==> flow/design.v <==
module clk_generate(
	input logic clk_i,  
	input logic reset_n,  
	output logic clk_A3, clk_B3, clk_C4, clk_D4, clk_E4, clk_F4, clk_G4, clk_A4 
);
logic [0:5] counter1;  
logic [0:5] counter2;
logic [0:5] counter3;
logic [0:5] counter4;
logic [0:5] counter5;
logic [0:5] counter6;
logic [0:5] counter7;
logic [0:5] counter8;
always_ff @ (posedge clk_i, negedge reset_n)
	begin
		counter1 <= counter1 + 1;  
		counter2 <= counter2 + 1;  
		counter3 <= counter3 + 1;  
		counter4 <= counter4 + 1;  
		counter5 <= counter5 + 1;  
		counter6 <= counter6 + 1;  
		counter7 <= counter7 + 1;  
		counter8 <= counter8 + 1;  
	    if (!reset_n)  
			begin
				clk_A3 <= 0;  
				clk_B3 <= 0;
				clk_C4 <= 0;
				clk_D4 <= 0;
				clk_E4 <= 0;
				clk_F4 <= 0;
				clk_G4 <= 0;
				clk_A4 <= 0;
				counter1 <= 0;  
				counter2 <= 0;  
				counter3 <= 0;  
				counter4 <= 0;  
				counter5 <= 0;  
				counter6 <= 0;  
				counter7 <= 0;  
				counter8 <= 0;  
			end
		else
			begin
				if (counter1 >= 18)
					begin
						clk_A3 <= ~clk_A3;  
						counter1 <= 0;  
					end
				if (counter2 >= 16)
					begin
						clk_B3 <= ~clk_B3;  
						counter2 <= 0;  
					end
				if (counter3 >= 15)
					begin
						clk_C4 <= ~clk_C4;  
						counter3 <= 0;  
					end
				if (counter4 >= 13)
					begin
						clk_D4 <= ~clk_D4;  
						counter4 <= 0;  
					end
				if (counter5 >= 12)
					begin
						clk_E4 <= ~clk_E4;  
						counter5 <= 0;  
					end
				if (counter6 >= 11)
					begin
						clk_F4 <= ~clk_F4;  
						counter6 <= 0;  
					end
				if (counter7 >= 10)
					begin
						clk_G4 <= ~clk_G4;  
						counter7 <= 0;  
					end
				if (counter8 >= 9)
					begin
						clk_A4 <= ~clk_A4;  
						counter8 <= 0;  
					end
			end
	end
endmodule
-- From RTL to reports: clk_generate
Tool output for the design above, in the order of the flow.
Line numbers count from 1 in the design file above.
Cell names lack the library's common part.
Not given: --
- top: clk_generate
- clock port: clk_i
- library: sky130hd
- timing corner: tt_025C_1v80

-- After elaboration
Counts by Yosys on the flattened word-level netlist (proc, flatten, opt, wreduce; memories kept). Register bits leave out memories and registers merged into their read ports (data or address); mux counts leave out enables and synchronous resets folded into registers. Print and check cells are left out. Cells with the same type and inputs are merged into one.
- bits in registers: 56
- word-level cells: 48
- $add $sub $neg: 8
- noted order comparisons: 8
- noted mux-type cells: 8
- bitwise gates (word level) at 8
- operator list (cell ; number):
    6-bit by 1-bit adder with 6-bit output with constant B ; 8
    6-bit two-way mux ; 8
    6-bit by 4-bit greater-or-equal comparator with 1-bit output with constant B ; 6
    6-bit by 5-bit greater-or-equal comparator with 1-bit output with constant B ; 2
    1-bit NOT ; 8

-- Logic depth
Yosys ltp: most cells in a row. Word level: on the elaborated netlist, between registers, memories and ports. Mapped: between sequential cells and ports; inverters and the memories' decode and read muxes count.
- noted depth in word-level cells: 2
- ABC_AREA at 0
- depth in mapped cells: 5
- noted mapped depth without buffers: 5

-- Synthesis result
The flow's flattened synthesis, as Yosys stat reports it; memories are mapped. The netlist is that of the ABC_AREA named above (0 if unset); the other value can give another one.
- cells by type (cell type ; number):
    dfrtp_1 ; 56
    ha_1 ; 15
    xor2_1 ; 14
    nor2_1 ; 30
    xnor2_1 ; 10
    nand3_1 ; 9
    inv_1 ; 11
    a311o_1 ; 2
    nor3_1 ; 4
    a211o_1 ; 2
    and2_1 ; 2
    nand2b_1 ; 2
    a311oi_1 ; 1
    and4_1 ; 1
    o41ai_1 ; 1
    or3b_1 ; 1
    nand2_1 ; 2
    o31ai_1 ; 1
Not listed: further types 4, cells in them 4.
- cells in the netlist at 168
- synthesis area at 2152.1 µm²
- noted sequential area: 1401.3 µm²
- flip-flop cells: 56
- noted buffers: 0

-- Timing after synthesis
Path of least setup slack by OpenSTA after synthesis, without wires, with an ideal clock, recovery checks aside; 20% of the period is set as input and as output delay. Where synthesis merged equal registers, the netlist keeps one of their names.
- path type: flip-flop to flip-flop
- from: register counter8[5]
- to: register clk_A4
- period: 1740 ps
- setup time at 127 ps
- time at the first pin: 0 ps
- noted arrival time: 1437 ps
- required time: 1613 ps
- noted path slack: 175 ps
- path delay: 1564 ps
- stages at 5
- period reached after synthesis at 1565 ps
"path delay" = arrival - input delay + setup time.
"stages" counts driving pins, that of a launching flip-flop among them; a cell with two outputs on the path counts twice.
"period reached after synthesis" = period - worst setup slack (recovery checks aside). The figure is calculated, with input and output delays left at 20% of the set period.
The rows between start and end are the longest chain of elaborated cells between them; the timing report does not say that the signal goes this way. Where chains are equally long, one stands for them.
A line is the first line of the expression or statement that the cell stems from. Yosys adds cells for indexed reads and writes and turns some case tables into memories.
At most two assigning lines are given for a register; there are more.
- path through: dfrtp_1 > ha_1 > or3b_1 > a211o_1 > xor2_1
- cells in the longest elaborated chain: 1
- ends and longest elaborated chain, after synthesis (element ; RTL line ; RTL):
    start, declared ; 13 ; logic [0:5] counter8;
    start, assigned ; 23 ; counter8 <= counter8 + 1;
    start, assigned ; 41 ; counter8 <= 0;
    6-bit by 4-bit greater-or-equal comparator with 1-bit output ; 80 ; if (counter8 >= 9)
    end, assigned ; 33 ; clk_A4 <= 0;
    end, assigned ; 82 ; clk_A4 <= ~clk_A4;
    end, declared ; 4 ; output logic clk_A3, clk_B3, clk_C4, clk_D4, clk_E4, clk_F4, clk_G4, clk_A4

-- Worst path after layout
Path of least setup slack in the final report of run A (OpenROAD, finished layout, wires in). Where an end is a register, its clock arrival counts in the times.
The path's times are printed in steps of 10 ps; the period is the one set.
- path type: flip-flop to output port
- from: register clk_D4
- to: output clk_D4
- period: 2400 ps
- output delay: 480 ps
- time at the first pin: 290 ps
- noted arrival time: 1230 ps
- required time: 1920 ps
- noted path slack: 690 ps
- stages at 2
- path through: dfrtp_1 > clkdlybuf4s50_1
- cells in the longest elaborated chain: 0
- ends and longest elaborated chain, after layout (element ; RTL line ; RTL):
    start, declared ; 4 ; output logic clk_A3, clk_B3, clk_C4, clk_D4, clk_E4, clk_F4, clk_G4, clk_A4
    start, assigned ; 29 ; clk_D4 <= 0;
    start, assigned ; 62 ; clk_D4 <= ~clk_D4;
    end, declared ; 4 ;

Wiki page: clk_generate / flow data

Top module clk_generate; platform sky130hd; tools Yosys and OpenROAD; 2 stored runs in no particular order. Input and output delays are each 20% of the period that was set; the output load is 0.01 pF.
"clock period achieved" is the run's clock period less its worst setup slack. It is reckoned from that one timing run; input and output delays stay at 20% of the period that was set.
"critical path time" is the time allowed to the run's worst setup path (the clock period less input and output delay, where it has them) less its slack. Clock arrival times count: a late capture clock shortens it, a late launch clock lengthens it.
By "total power after layout" is meant OpenSTA's value without simulated activity: inputs other than the clock are taken to toggle once in ten clock periods, and the tool carries that through the logic.
"critical path time" is given in steps of 10 ps.

Run A

==> flow/run.sh <==
#!/bin/bash
# the make line also repeats the synthesis and layout settings of config.mk as NAME=value (left out here)
make -C /OpenROAD-flow-scripts/flow DESIGN_CONFIG=/design/flow/config.mk WORK_HOME=/design/flow/orfs CLKGATE_MAP_FILE= finish
==> flow/config.mk <==
export PLATFORM = sky130hd
export DESIGN_NAME = clk_generate
export DESIGN_NICKNAME = clk_generate
export VERILOG_FILES = /design/flow/design.v
export SDC_FILE = /design/flow/constraint.sdc
export NUM_CORES = 4
export LEC_CHECK = 0
export CAP_MARGIN = 20
export CORE_ASPECT_RATIO = 1.29
export CORE_MARGIN = 5
export CORE_UTILIZATION = 41
export CTS_CLUSTER_SIZE = 40
export GPL_ROUTABILITY_DRIVEN = 0
export MAX_ROUTING_LAYER = met4
export PLACE_DENSITY_LB_ADDON = 0.21
export SETUP_SLACK_MARGIN = -0.2
export SLEW_MARGIN = 20
==> flow/constraint.sdc <==
create_clock -name core_clock -period 2.4 [get_ports {clk_i}]
set_input_delay 0.4800 -clock core_clock [delete_from_list [all_inputs] [get_ports {clk_i}]]
set_output_delay 0.4800 -clock core_clock [all_outputs]
set_load 0.01 [all_outputs]

Measured in run A:
- area of the die: 6,809.7 µm²
- clock period achieved: 1,706 ps
- noted the worst setup slack after layout: 694 ps
- noted the total power after layout: 1,930 µW
- critical path time at 1,230 ps
- critical path kind: flip-flop to output port
- noted the final design utilization: 47.7%
- noted the Yosys chip area after synthesis: 2,152.1 µm²
- noted the standard-cell area after layout: 2,472.4 µm²
- total negative slack on setup checks at 0 ps

Run B

==> flow/run.sh <==
#!/bin/bash
# the make line also repeats the synthesis and layout settings of config.mk as NAME=value (left out here)
make -C /OpenROAD-flow-scripts/flow DESIGN_CONFIG=/design/flow/config.mk WORK_HOME=/design/flow/orfs CLKGATE_MAP_FILE= finish
==> flow/config.mk <==
export PLATFORM = sky130hd
export DESIGN_NAME = clk_generate
export DESIGN_NICKNAME = clk_generate
export VERILOG_FILES = /design/flow/design.v
export SDC_FILE = /design/flow/constraint.sdc
export NUM_CORES = 4
export LEC_CHECK = 0
export CAP_MARGIN = 20
export CORE_MARGIN = 2
export CORE_UTILIZATION = 46
export SLEW_MARGIN = 20
==> flow/constraint.sdc <==
create_clock -name core_clock -period 1.66 [get_ports {clk_i}]
set_input_delay 0.3320 -clock core_clock [delete_from_list [all_inputs] [get_ports {clk_i}]]
set_output_delay 0.3320 -clock core_clock [all_outputs]
set_load 0.01 [all_outputs]

Measured in run B:
- area of the die: 5,241.8 µm²
- clock period achieved: 1,636 ps
- noted the worst setup slack after layout: 24 ps
- noted the total power after layout: 2,909 µW
- critical path time at 1,640 ps
- critical path kind: flip-flop to flip-flop
- noted the final design utilization: 56.1%
- noted the Yosys chip area after synthesis: 2,152.1 µm²
- noted the standard-cell area after layout: 2,494.9 µm²
- total negative slack on setup checks at 0 ps
