==> flow/design.v <==
module shiftreg (input logic kb_clk, input logic data, output logic [10:0] parallel_dat);
	logic [10:0] tmp;
	logic [3:0] count = 0;
	always_ff @ (posedge kb_clk)
	begin
		tmp[10] <= tmp[9];
		tmp[9] <= tmp[8];
		tmp[8] <= tmp[7];
		tmp[7] <= tmp[6];
		tmp[6] <= tmp[5];
		tmp[5] <= tmp[4];
		tmp[4] <= tmp[3];
		tmp[3] <= tmp[2];
		tmp[2] <= tmp[1];
		tmp[1] <= tmp[0];
		tmp[0] <= data;
	end
	always_ff @ (posedge kb_clk)
	begin
		if (count == 11)
		begin
			parallel_dat = tmp;
			count = 0;
		end
		else
			count = count + 1;
	end	
endmodule
# ---- Reports on shiftreg
# What the tools print for shiftreg, step after step.
# Line numbers count from 1 in the design file above.
# Library cell names are shortened.
# Not given: n/a
dict set report inputs {
  top_module {shiftreg}
  clk_port {kb_clk}
  lib {sky130hd}
  lib_corner {tt_025C_1v80}
}

# ---- Word level
# Yosys after proc, flatten, opt, wreduce and memory -nomap, before mapping. Enables and synchronous resets that opt folds into registers are not counted as muxes. Memory bits, and registers merged into a memory's read port (data or address), are not among the register bits. Print and check cells are not counted. Equal cells are merged and count once.
dict set report bits {
  ff_bits 26
}
dict set report op_classes {
  add_sub_neg 1
  eq_ne 1
}
# operator n
set ops {}
lappend ops {{4-bit by 1-bit adder with 4-bit output (second input constant)} 1}
lappend ops {{4-bit equality test (second input constant)} 1}

# ---- Logic depth
# Depth = most cells in a row (Yosys ltp): at word level without a register or memory, in the mapped netlist without a sequential cell, where the memories' decode and read muxes count.
dict set report depth {
  depth_word 1
  abc_area 0
  ltp_mapped 3
  mapped_depth_nobuf 3
}

# ---- Synthesis result
# Yosys stat after the flow's synthesis: flattened, memories mapped to cells. It holds for the ABC_AREA given above (unset counts as 0); a run with the other value may have another netlist.
# The area totals of this step are shown rounded.
dict set report synth_totals {
  stdcells 37
  synth_area_mm2 0.000714
  seq_area_mm2 0.000631
  ffs 26
  n_buf 0
}
# type n area_total_um2
set by_type {}
lappend by_type {edfxtp_1 11 330.317}
lappend by_type {dfxtp_1 15 300.288}
lappend by_type {ha_1 1 12.512}
lappend by_type {mux2_2 1 11.261}
lappend by_type {and3b_2 1 10.01}
lappend by_type {nand4b_1 1 8.758}
lappend by_type {nor2b_2 1 8.758}
lappend by_type {o221ai_1 1 8.758}
lappend by_type {nor2_1 2 7.507}
lappend by_type {and2_1 1 6.256}
lappend by_type {nand2b_1 1 6.256}
lappend by_type {nand2_1 1 3.754}

# ---- Timing after synthesis
# Path of least setup slack by OpenSTA after synthesis, without wires, with an ideal clock, recovery checks aside; 20% of the period is set as input and as output delay. Where synthesis merged equal registers, the netlist keeps one of their names.
dict set report synth_timing {
  path_kind {reg-to-reg}
  start {register count[0]}
  end {register parallel_dat[0]}
  tclk_ps 1170
  setup_ps 325
  t_first_pin_ps 0
  t_arrival_ps 852
  setup_slack_ps -7
  path_delay_ps 1177
  path_stages 3
  period_less_setup_slack_ps 1177
}
# "path_delay_ps" is the arrival time less input delay plus setup time.
# "path_stages": output pins that drive a net of the path, with the launching flip-flop's if there is one; two outputs of one cell count as two.
# "period_less_setup_slack_ps" is the clock period less the worst setup slack; recovery checks do not enter. This is arithmetic on one report: input and output delays are still those of the set period (20% each).
# The rows between start and end are the longest chain of elaborated cells between them; the timing report does not say that the signal goes this way. Where chains are equally long, one stands for them.
# Each line given opens the expression or statement behind the cell; cells for indexed reads and writes are added by Yosys, which also makes memories of some case tables.
dict set report synth_between {
  cell_sequence {dfxtp_1 > ha_1 > and3b_2}
  elab_chain_cells 1
  cone_cells 1
  lines_between 1
}
# element line
set synth_lines {}
lappend synth_lines {{from (decl)} 3} ;# logic [3:0] count = 0;
lappend synth_lines {{from (assign)} 23} ;# count = 0;
lappend synth_lines {{from (assign)} 26} ;# count = count + 1;
lappend synth_lines {{4-bit equality test} 20} ;# if (count == 11)
lappend synth_lines {{to (assign)} 22} ;# parallel_dat = tmp;
lappend synth_lines {{to (decl)} 1} ;# module shiftreg (input logic kb_clk, input logic data, output logic [10:0] parallel_dat);

# ---- Worst path after layout
# From the final timing report of job 1: the path of least setup slack in the routed layout; clock arrival at registers is part of the times.
# The path's times are printed in steps of 10 ps; the period is the one set.
dict set report layout_timing {
  path_kind {reg-to-output}
  start {register parallel_dat[2]}
  end {output parallel_dat[2]}
  tclk_ps 1690
  out_delay_ps 340
  t_first_pin_ps 360
  t_arrival_ps 1320
  setup_slack_ps 30
  path_stages 2
}
dict set report layout_between {
  cell_sequence {edfxtp_1 > clkdlybuf4s50_1}
  elab_chain_cells 0
  cone_cells 0
  lines_between 0
}
# element line
set layout_lines {}
lappend layout_lines {{from (decl)} 1} ;# module shiftreg (input logic kb_clk, input logic data, output logic [10:0] parallel_dat);
lappend layout_lines {{from (assign)} 22} ;# parallel_dat = tmp;
lappend layout_lines {{to (decl)} 1}

Ticket comment

Design shiftreg on sky130hd. What follows are 2 stored runs of the flow, each under its own settings; their order means nothing. The constraints put input and output delay at 20% of the set period each and load the outputs with 0.01 pF.
"period_reached_ps" = clock period - worst setup slack. The figure is calculated, with input and output delays left at 20% of the set period.
By "total_power_w" is meant OpenSTA's value without simulated activity: inputs other than the clock are taken to toggle once in ten clock periods, and the tool carries that through the logic.
Measured values are rounded.

# job 1
==> flow/run.sh <==
#!/bin/bash
# the make line also repeats the synthesis and layout settings of config.mk as NAME=value (left out here)
make -C /OpenROAD-flow-scripts/flow DESIGN_CONFIG=/design/flow/config.mk WORK_HOME=/design/flow/orfs CLKGATE_MAP_FILE= finish
==> flow/config.mk <==
export PLATFORM = sky130hd
export DESIGN_NAME = shiftreg
export DESIGN_NICKNAME = shiftreg
export VERILOG_FILES = /design/flow/design.v
export SDC_FILE = /design/flow/constraint.sdc
export NUM_CORES = 4
export LEC_CHECK = 0
export ABC_AREA = 0
export CAP_MARGIN = 20
export CORE_MARGIN = 7
export CORE_UTILIZATION = 67
export HOLD_SLACK_MARGIN = 0.3
export MIN_ROUTING_LAYER = met2
export PLACE_DENSITY = 0.56
export SETUP_SLACK_MARGIN = -0.08
export SLEW_MARGIN = 0
==> flow/constraint.sdc <==
create_clock -name core_clock -period 1.69 [get_ports {kb_clk}]
set_input_delay 0.3380 -clock core_clock [delete_from_list [all_inputs] [get_ports {kb_clk}]]
set_output_delay 0.3380 -clock core_clock [all_outputs]
set_load 0.01 [all_outputs]

==> job 1: results <==
final_setup_ws_ps=35
design_die_area_mm2=0.00218
period_reached_ps=1655
cell_area_final_mm2=0.000891
hold_ws_ps=377
yosys_chip_area_mm2=0.000714
total_power_w=0.00101

# job 2
==> flow/run.sh <==
#!/bin/bash
# the make line also repeats the synthesis and layout settings of config.mk as NAME=value (left out here)
make -C /OpenROAD-flow-scripts/flow DESIGN_CONFIG=/design/flow/config.mk WORK_HOME=/design/flow/orfs CLKGATE_MAP_FILE= finish
==> flow/config.mk <==
export PLATFORM = sky130hd
export DESIGN_NAME = shiftreg
export DESIGN_NICKNAME = shiftreg
export VERILOG_FILES = /design/flow/design.v
export SDC_FILE = /design/flow/constraint.sdc
export NUM_CORES = 4
export LEC_CHECK = 0
export ABC_AREA = 1
export CAP_MARGIN = 25
export CELL_PAD_IN_SITES_GLOBAL_PLACEMENT = 3
export CORE_ASPECT_RATIO = 1.69
export CORE_MARGIN = 2
export CORE_UTILIZATION = 46
export CTS_CLUSTER_DIAMETER = 239
export CTS_CLUSTER_SIZE = 50
export HOLD_SLACK_MARGIN = -0.07
export PLACE_DENSITY = 0.5
export SLEW_MARGIN = 30
==> flow/constraint.sdc <==
create_clock -name core_clock -period 0.776 [get_ports {kb_clk}]
set_input_delay 0.1552 -clock core_clock [delete_from_list [all_inputs] [get_ports {kb_clk}]]
set_output_delay 0.1552 -clock core_clock [all_outputs]
set_load 0.01 [all_outputs]

==> job 2: results <==
design_die_area_mm2=0.00193
hold_ws_ps=271
cell_area_final_mm2=0.000952
total_power_w=0.00234
final_setup_ws_ps=-281
yosys_chip_area_mm2=0.000728
period_reached_ps=1057
